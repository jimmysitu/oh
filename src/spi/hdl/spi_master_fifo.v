==> flow/design.v <==
module oh_fifo_sync #(parameter DW        = 104,       
		      parameter DEPTH     = 32,        
		      parameter PROG_FULL = (DEPTH/2), 
		      parameter AW = $clog2(DEPTH)     
		      ) 
(
   input 	       clk,  
   input 	       nreset,  
   input [DW-1:0]      din,  
   input 	       wr_en,  
   input 	       rd_en,  
   output [DW-1:0]     dout,  
   output 	       full,  
   output 	       prog_full,  
   output 	       empty,  
   output reg [AW-1:0] rd_count      
 );
   reg [AW-1:0]        wr_addr;
   reg [AW-1:0]        rd_addr;
   wire 	       fifo_read;
   wire 	       fifo_write;
   assign empty       = (rd_count[AW-1:0] == 0);   
   assign prog_full   = (rd_count[AW-1:0] >= PROG_FULL);   
   assign full        = (rd_count[AW-1:0] == (DEPTH-1));
   assign fifo_read   = rd_en & ~empty;
   assign fifo_write  = wr_en & ~full;
   always @ ( posedge clk or negedge nreset) 
     if(!nreset) 
       begin	   
          wr_addr[AW-1:0]   <= 'd0;
          rd_addr[AW-1:0]   <= 'b0;
          rd_count[AW-1:0]  <= 'b0;
       end 
     else if(fifo_write & fifo_read) 
       begin
	  wr_addr[AW-1:0] <= wr_addr[AW-1:0] + 'd1;
	  rd_addr[AW-1:0] <= rd_addr[AW-1:0] + 'd1;	      
       end 
     else if(fifo_write) 
       begin
	  wr_addr[AW-1:0] <= wr_addr[AW-1:0]  + 'd1;
	  rd_count[AW-1:0]<= rd_count[AW-1:0] + 'd1;	
       end 
     else if(fifo_read) 
       begin	      
          rd_addr[AW-1:0] <= rd_addr[AW-1:0]  + 'd1;
          rd_count[AW-1:0]<= rd_count[AW-1:0] - 'd1;
       end
   oh_memory_dp 
     #(.DW(DW),
       .DEPTH(DEPTH))
   mem ( 
	.rd_dout	(dout[DW-1:0]),
	.rd_clk		(clk),
	.rd_en		(fifo_read),
	.rd_addr	(rd_addr[AW-1:0]),
	.wr_clk		(clk),
	.wr_en		(fifo_write),
  	.wr_wem		({(DW){1'b1}}),
	.wr_addr	(wr_addr[AW-1:0]),
	.wr_din	        (din[DW-1:0]));
endmodule  
module oh_memory_dp # (parameter DW    = 104,       
		       parameter DEPTH = 32,        
		       parameter PROJ  = "",        
		       parameter ASIC  = 0,          
		       parameter MCW   = 8,          
		       parameter AW    = $clog2(DEPTH)  
		       ) 
   ( 
    input 	    wr_clk,  
    input 	    wr_en,  
    input [DW-1:0]  wr_wem,  
    input [AW-1:0]  wr_addr, 
    input [DW-1:0]  wr_din,  
    input 	    rd_clk,  
    input 	    rd_en,  
    input [AW-1:0]  rd_addr, 
    output [DW-1:0] rd_dout, 
    input 	    shutdown,  
    input [MCW-1:0] memconfig,  
    input [MCW-1:0] memrepair,  
    input 	    bist_en,  
    input 	    bist_we,  
    input [DW-1:0]  bist_wem,  
    input [AW-1:0]  bist_addr,  
    input [DW-1:0]  bist_din   
    );
   generate
      if(ASIC)
	begin : asic
	   oh_memory_ram #(.DW(DW),
			   .DEPTH(DEPTH))	     
	   memory_dp ( 
		      .rd_dout	(rd_dout[DW-1:0]),
		      .rd_clk	(rd_clk),
		      .rd_en	(rd_en),
		      .rd_addr	(rd_addr[AW-1:0]),
		      .wr_en	(wr_en),
		      .wr_clk	(wr_clk),
		      .wr_addr	(wr_addr[AW-1:0]),
		      .wr_wem	(wr_wem[DW-1:0]),
		      .wr_din	(wr_din[DW-1:0]));
	end  
      else
	begin : generic
	   oh_memory_ram #(.DW(DW),
			   .DEPTH(DEPTH))	     
	   memory_dp ( 
		      .rd_dout	(rd_dout[DW-1:0]),
		      .rd_clk	(rd_clk),
		      .rd_en	(rd_en),
		      .rd_addr	(rd_addr[AW-1:0]),
		      .wr_en	(wr_en),
		      .wr_clk	(wr_clk),
		      .wr_addr	(wr_addr[AW-1:0]),
		      .wr_wem	(wr_wem[DW-1:0]),
		      .wr_din	(wr_din[DW-1:0]));
	end  
   endgenerate
endmodule  
module oh_memory_ram  # (parameter DW    = 104,            
			 parameter DEPTH = 32,             
			 parameter AW    = $clog2(DEPTH)   
			 ) 
   ( 
    input 		rd_clk, 
    input 		rd_en,  
    input [AW-1:0] 	rd_addr,  
    output reg [DW-1:0] rd_dout,  
    input 		wr_clk, 
    input 		wr_en,  
    input [AW-1:0] 	wr_addr,  
    input [DW-1:0] 	wr_wem,  
    input [DW-1:0] 	wr_din  
    );
   reg [DW-1:0]        ram    [DEPTH-1:0];  
   integer 	       i;
   always @ (posedge rd_clk)
     if(rd_en)       
       rd_dout[DW-1:0] <= ram[rd_addr[AW-1:0]];
   always @(posedge wr_clk)    
     for (i=0;i<DW;i=i+1)
       if (wr_en & wr_wem[i]) 
         ram[wr_addr[AW-1:0]][i] <= wr_din[i];
endmodule  
module oh_par2ser #(parameter PW = 64,  
		    parameter SW = 1,   
		    parameter CW = $clog2(PW/SW)   
		    )
   (
    input 	    clk,  
    input 	    nreset,  
    input [PW-1:0]  din,  
    output [SW-1:0] dout,  
    output 	    access_out, 
    input 	    load,  
    input 	    shift,  
    input [7:0]     datasize,  
    input 	    lsbfirst,  
    input 	    fill,  
    input 	    wait_in,  
    output 	    wait_out  
    );
   reg [PW-1:0]    shiftreg;
   reg [CW-1:0]    count;
   wire 	   start_transfer;
   wire 	   busy;
   assign start_transfer = load &  ~wait_in & ~busy;
   always @ (posedge clk or negedge nreset)
     if(!nreset)
       count[CW-1:0] <= 'b0;   
     else if(start_transfer)
       count[CW-1:0] <= datasize[CW-1:0];   
     else if(shift & busy)
       count[CW-1:0] <= count[CW-1:0] - 1'b1;
   assign busy = |count[CW-1:0];
   assign access_out = busy;
   assign wait_out  = wait_in | busy;
   always @ (posedge clk)
     if(start_transfer)
       shiftreg[PW-1:0] = din[PW-1:0];
     else if(shift & lsbfirst)		 
       shiftreg[PW-1:0] = {{(SW){fill}}, shiftreg[PW-1:SW]};
     else if(shift)
       shiftreg[PW-1:0] = {shiftreg[PW-SW-1:0],{(SW){fill}}};
   assign dout[SW-1:0] = lsbfirst ? shiftreg[SW-1:0] : 
			            shiftreg[PW-1:PW-SW];	
endmodule  
module packet2emesh #(parameter AW = 32,    
		      parameter PW = 104)   
   (
    input [PW-1:0]  packet_in,
    output 	    write_in,    
    output [1:0]    datamode_in, 
    output [4:0]    ctrlmode_in, 
    output [AW-1:0] dstaddr_in,  
    output [AW-1:0] srcaddr_in,  
    output [AW-1:0] data_in  
    );
   generate
      if(PW==104)
	begin : p104
	   assign write_in           = packet_in[0];   
	   assign datamode_in[1:0]   = packet_in[2:1];   
	   assign ctrlmode_in[4:0]   = {1'b0,packet_in[6:3]};   
	   assign dstaddr_in[31:0]   = packet_in[39:8]; 	 
	   assign srcaddr_in[31:0]   = packet_in[103:72];  
	   assign data_in[31:0]      = packet_in[71:40]; 
	end
      else if(PW==136)
	begin : p136
	   assign write_in           = packet_in[0];
	   assign datamode_in[1:0]   = packet_in[2:1];  
	   assign ctrlmode_in[4:0]   = packet_in[7:3];
	   assign dstaddr_in[63:0]   = {packet_in[135:104],packet_in[39:8]}; 
	   assign srcaddr_in[63:0]   = {packet_in[71:40],packet_in[135:72]};
	   assign data_in[63:0]      = packet_in[103:40];
	end
      else if(PW==72)
	begin : p72
	   assign write_in           = packet_in[0];
	   assign datamode_in[1:0]   = packet_in[2:1];  
	   assign ctrlmode_in[4:0]   = packet_in[7:3];
	   assign dstaddr_in[31:0]   = packet_in[39:8]; 
	   assign data_in[31:0]      = packet_in[71:40];
	end
      else if(PW==40)
	begin : p40
	   assign write_in           = packet_in[0];
	   assign datamode_in[1:0]   = packet_in[2:1];  
	   assign ctrlmode_in[4:0]   = packet_in[7:3];
	   assign dstaddr_in[15:0]   = packet_in[23:8]; 
	   assign data_in[15:0]      = packet_in[39:24];
	end
      else
	begin : unknown
	end
   endgenerate
endmodule  
module spi_master_fifo #(parameter  DEPTH = 16,   
			 parameter  AW    = 32,   
			 parameter  PW    = 104,  
			 parameter  SW    = 8     
			 )
   (
    input 	    clk,  
    input 	    nreset,  
    input 	    spi_en,  
    output 	    fifo_prog_full,  
    input 	    access_in,  
    input [PW-1:0]  packet_in,  
    output 	    wait_out,  
    input 	    fifo_read,  
    output 	    fifo_empty,  
    output [SW-1:0] fifo_dout  
    );
   localparam  FAW   = $clog2(DEPTH);  
   localparam  SRW   = $clog2(PW/SW);   
   wire [7:0] 	    datasize;
   wire [PW-1:0]    tx_data;
   wire [SW-1:0]    fifo_din;
   wire 	    tx_write;
   wire 	    fifo_wait;
   wire 	    fifo_wr;
   wire 	    fifo_full;
   wire [4:0]		ctrlmode_in;		 
   wire [AW-1:0]	data_in;		 
   wire [1:0]		datamode_in;		 
   wire [AW-1:0]	dstaddr_in;		 
   wire [AW-1:0]	srcaddr_in;		 
   wire			write_in;		 
   packet2emesh #(.AW(AW),
		  .PW(PW))
   p2e ( 
	.write_in			(write_in),
	.datamode_in			(datamode_in[1:0]),
	.ctrlmode_in			(ctrlmode_in[4:0]),
	.dstaddr_in			(dstaddr_in[AW-1:0]),
	.srcaddr_in			(srcaddr_in[AW-1:0]),
	.data_in			(data_in[AW-1:0]),
	.packet_in			(packet_in[PW-1:0]));
   assign datasize[7:0] = (1<<datamode_in[1:0]);
   assign tx_write =  spi_en     & 
		      write_in   & 
		      access_in  &
		      ~fifo_wait &
		      (dstaddr_in[5:0]==6'd8);
   assign wait_out = fifo_wait;  
   assign tx_data[PW-1:0] = {{(40){1'b0}},
			     srcaddr_in[AW-1:0], 
			     data_in[AW-1:0]};
   oh_par2ser #(.PW(PW),
		.SW(SW))
   oh_par2ser ( 
	       .dout	    (fifo_din[SW-1:0]),
	       .access_out  (fifo_wr),
	       .wait_out    (fifo_wait),
	       .clk	    (clk),
	       .nreset	    (nreset),
	       .din	    (tx_data[PW-1:0]),
	       .shift	    (1'b1),
	       .datasize    (datasize[7:0]),
	       .load	    (tx_write),
	       .lsbfirst    (1'b1),
	       .fill	    (1'b0),
	       .wait_in	    (fifo_prog_full)
	       );
   oh_fifo_sync #(.DEPTH(DEPTH),
                  .DW(SW))
   fifo( 
	.dout		(fifo_dout[7:0]),
	.full		(fifo_full),
	.prog_full	(fifo_prog_full),
	.empty		(fifo_empty),
	.rd_count	(),
	.clk		(clk),
	.nreset		(nreset),
	.din		(fifo_din[7:0]),
	.wr_en		(fifo_wr),
	.rd_en		(fifo_read));
endmodule  
==> Reports on spi_master_fifo <==
What the tools print for spi_master_fifo, step after step.
Line numbers count from 1 in the design file above.
Library cell names are shortened.
{ "setup": {"top_module": "spi_master_fifo", "clock_port": "clk", "library": "sky130hd", "pvt_corner": "tt_025C_1v80"} }

==> Word level <==
Counts by Yosys on the flattened word-level netlist (proc, flatten, opt, wreduce; memories kept). Register bits leave out memories and registers merged into their read ports (data or address). Print and check cells are left out. Cells with the same type and inputs are merged into one.
Memory sizes are those after Yosys's memory passes, which may raise the word count (mostly to a power of two), join words into wider ones and drop unused or constant bits.
{ "op_classes": {"n_addsub": 5, "multipliers": 0, "div": 0, "cmp": 1, "eq_ne": 3, "shift": 1, "muxes": 19, "n_logic": 16, "reduce_logical": 8} }
{ "op_table": {"columns": ["operator", "count"], "rows": [
  ["two-way mux 64 bit", 1],
  ["two-way mux 8 bit", 8],
  ["two-way mux 4 bit", 9],
  ["adder 4 x 1 -> 4 bit (second input constant)", 3],
  ["bitwise AND 1 bit", 9],
  ["nonzero test 2 bit", 4],
  ["subtractor 4 x 1 -> 4 bit (second input constant)", 2],
  ["NOT 1 bit", 6],
  ["== test 6 x 4 -> 1 bit (second input constant)", 1],
  ["left shift 2 x 2 -> 4 bit (first input constant)", 1],
  ["AND reduction 2 bit", 2],
  ["greater-or-equal comparator 4 bit (second input constant)", 1],
  ["== test 4 bit (second input constant)", 1],
  ["zero test 4 bit", 1],
  ["OR reduction 4 bit", 1],
  ["!= test 2 bit (second input constant)", 1],
  ["OR 1 bit", 1],
  ["two-way mux 1 bit", 1]
]} }
{ "word_totals": {"ff_bits": 80, "latch_bits": 0, "mem_bits_rw": 128, "romBits": 0, "clocked_rd_ports_x_width": 8, "memories": 1, "in_bits": 109, "output_inout_bits": 11, "word_cells": 59} }
{ "mem_list": {"columns": ["memory", "size", "word_bits", "read_ports", "wr", "line_no", "source"], "rows": [
  ["fifo.mem.generic.memory_dp.ram", 16, 8, 1, 1, 137, "reg [DW-1:0]        ram    [DEPTH-1:0];"]
]} }

==> Depth <==
Longest topological path by Yosys (ltp), each cell counted once; first at word level (registers and memories cut), then after technology mapping (sequential cells cut; the memories' decode and read muxes count).
{ "depth": {"ltp_word": 8, "abc_area": 0, "depth_mapped": 11} }

==> Mapped cells and area <==
Source: synth_stat.txt of the flow (Yosys; design flattened, memories mapped). It holds for the ABC_AREA given above (unset counts as 0); a run with the other value may have another netlist.
The area totals of this step are shown rounded.
{ "synth_totals": {"cell_count": 487, "area_um2": 8500, "ffs": 216, "buffers": 26} }
{ "types": {"columns": ["type", "count", "area_total_um2"], "rows": [
  ["edfxtp_1", 136, 4.08E+03],
  ["dfxtp_1", 64, 1.28E+03],
  ["mux2_4", 55, 825.792],
  ["dfrtp_1", 16, 400.384],
  ["mux4_2", 16, 360.346],
  ["mux2i_1", 33, 330.317],
  ["a221oi_1", 16, 140.134],
  ["ha_1", 11, 137.632],
  ["buf_12", 5, 100.096],
  ["xnor2_1", 10, 87.584],
  ["and2_1", 13, 81.328],
  ["a22oi_1", 8, 60.058],
  ["nand2_1", 16, 60.058],
  ["o21ai_0", 10, 50.048],
  ["and4_1", 5, 43.792],
  ["clkbuf_1", 11, 41.29],
  ["buf_2", 8, 40.038],
  ["inv_1", 9, 33.782]
]} }
Not listed: further types 29, cells in them 45.
The figures by module come from a second, unflattened synthesis with its own total; it is not the netlist above.
{ "hier_totals": {"cells_unflattened": 935, "hier_area_um2": 13000} }
Each row is one instance without its submodules.
{ "by_module": {"columns": ["mod", "n_inst", "cells", "mod_area_um2", "seq_area_um2"], "rows": [
  ["oh_par2ser", 1, 391, 6100, 3200],
  ["oh_memory_ram", 1, 373, 5800, 4100],
  ["packet2emesh", 1, 105, 780, 0.0],
  ["oh_fifo_sync", 1, 57, 660, 300],
  ["spi_master_fifo", 1, 9, 61, 0.0],
  ["oh_memory_dp", 1, 0, 0.0, 0.0]
]} }

==> Worst setup path after synthesis <==
OpenSTA on the mapped netlist: ideal clock, no wires. The path of least setup slack (recovery checks aside). Input and output delay are each 20% of the period. Register names are those of the netlist, which keeps one name where synthesis merged equal registers.
{ "synth_path": {"path_type": "register to register", "start": "reg oh_par2ser.count[0]", "end": "mem fifo.mem.generic.memory_dp.ram[4][0]", "tclk_ps": 2770, "setup_ps": 385, "launch_ps": 0, "t_arrival_ps": 2254, "required_ps": 2385, "setup_slack_ps": 131, "delay_ps": 2639, "path_stages": 9, "n_path_buf": 1, "synth_period_reached_ps": 2639} }
"delay_ps" = arrival - input delay + setup time.
"path_stages" counts driving pins, that of a launching flip-flop among them; a cell with two outputs on the path counts twice.
"synth_period_reached_ps" is the clock period less the worst setup slack; recovery checks do not enter. This is arithmetic on one report: input and output delays are still those of the set period (20% each).
At most two assigning lines are given for a register; there are more.
{ "synth_via": {"path_cell_list": "dfrtp_1 > inv_1 > ha_1 > nor3b_2 > or2_2 > inv_1 > buf_2 > nand2_1 > nor3b_1"} }
{ "synth_rtl": {"columns": ["element", "line_no", "source"], "rows": [
  ["start, declared", 166, "reg [CW-1:0]    count;"],
  ["start, assigned", 174, "count[CW-1:0] <= datasize[CW-1:0];"],
  ["start, assigned", 176, "count[CW-1:0] <= count[CW-1:0] - 1'b1;"],
  ["end, declared", 137, "reg [DW-1:0]        ram    [DEPTH-1:0];"]
]} }
No chain of elaborated cells between the ends is given.

==> Path in the finished layout <==
From the final timing report of record 1: the path of least setup slack in the routed layout; clock arrival at registers is part of the times.
The report prints the path's times to 10 ps; the period is as set.
{ "layout_path": {"path_type": "register to register", "start": "reg oh_par2ser.count[1]", "end": "reg oh_par2ser.shiftreg[31]", "tclk_ps": 2310, "setup_ps": 110, "launch_ps": 530, "t_arrival_ps": 2690, "required_ps": 2720, "setup_slack_ps": 40, "path_stages": 9, "n_path_buf": 3} }
The rows between start and end are the longest chain of elaborated cells between them; the timing report does not say that the signal goes this way. Where chains are equally long, one stands for them.
A line is the first line of the expression or statement that the cell stems from. Yosys adds cells for indexed reads and writes and turns some case tables into memories.
At most two assigning lines are given for a register; there are more.
{ "layout_via": {"path_cell_list": "dfrtp_1 > inv_2 > ha_4 > or4b_4 > buf_6 > nand4bb_4 > buf_4 > buf_12 > mux2_4", "elab_chain_cells": 8, "cells_between": 9, "classes_between": "1 x mux; 7 x logic; 1 x reduce/logical"} }
{ "layout_rtl": {"columns": ["element", "line_no", "source"], "rows": [
  ["start, declared", 166, "reg [CW-1:0]    count;"],
  ["start, assigned", 174, "count[CW-1:0] <= datasize[CW-1:0];"],
  ["start, assigned", 176, "count[CW-1:0] <= count[CW-1:0] - 1'b1;"],
  ["OR reduction 4 bit", 177, "assign busy = |count[CW-1:0];"],
  ["OR 1 bit", 179, "assign wait_out  = wait_in | busy;"],
  ["NOT 1 bit", 287, "~fifo_wait &"],
  ["bitwise AND 1 bit (2 in a row)", 284, "assign tx_write =  spi_en     &"],
  ["bitwise AND 1 bit (2 in a row)", 169, "assign start_transfer = load &  ~wait_in & ~busy;"],
  ["two-way mux 64 bit", 181, "if(start_transfer)"],
  ["end, assigned", 182, "shiftreg[PW-1:0] = din[PW-1:0];"],
  ["end, assigned", 184, "shiftreg[PW-1:0] = {{(SW){fill}}, shiftreg[PW-1:SW]};"],
  ["end, declared", 165, "reg [PW-1:0]    shiftreg;"]
]} }

2 stored runs of spi_master_fifo in the flow (synthesis by Yosys, layout by OpenROAD, sky130hd cells), in arbitrary order. Constraints: input delay and output delay 20% of the set period each, output load 0.01 pF.
"achievedPeriod_ps" is the run's clock period less its worst setup slack. It is reckoned from that one timing run; input and output delays stay at 20% of the period that was set.
By "final_power_mw" is meant OpenSTA's value without simulated activity: inputs other than the clock are taken to toggle once in ten clock periods, and the tool carries that through the logic.
Values from the reports are rounded here.
[
  {
    "run": "record 1",
    "settings": { "period_ns": 2.31, "CORE_UTILIZATION": 45, "SETUP_SLACK_MARGIN": 0.49, "PLACE_DENSITY": 0.62, "CELL_PAD_IN_SITES_GLOBAL_PLACEMENT": 3, "CELL_PAD_IN_SITES_DETAIL_PLACEMENT": 2, "GPL_ROUTABILITY_DRIVEN": 0, "CTS_CLUSTER_SIZE": 86, "CAP_MARGIN": 0, "MAX_ROUTING_LAYER": "met4", "CORE_MARGIN": 2, "SLEW_MARGIN": 20 },
    "results": { "design_die_area_um2": 20000, "setupTns_ps": 0, "achievedPeriod_ps": 2274, "worstSetupSlack_ps": 36, "post_synth_area_um2": 8500, "final_power_mw": 17, "finalCellArea_um2": 12000 }
  },
  {
    "run": "record 2",
    "settings": { "period_ns": 1.73, "CAP_MARGIN": 20, "CORE_MARGIN": 2, "CORE_UTILIZATION": 40, "SLEW_MARGIN": 20 },
    "results": { "final_power_mw": 19, "design_die_area_um2": 22000, "setupTns_ps": -43000, "worstSetupSlack_ps": -380, "post_synth_area_um2": 8500, "achievedPeriod_ps": 2108, "finalCellArea_um2": 12000 }
  }
]
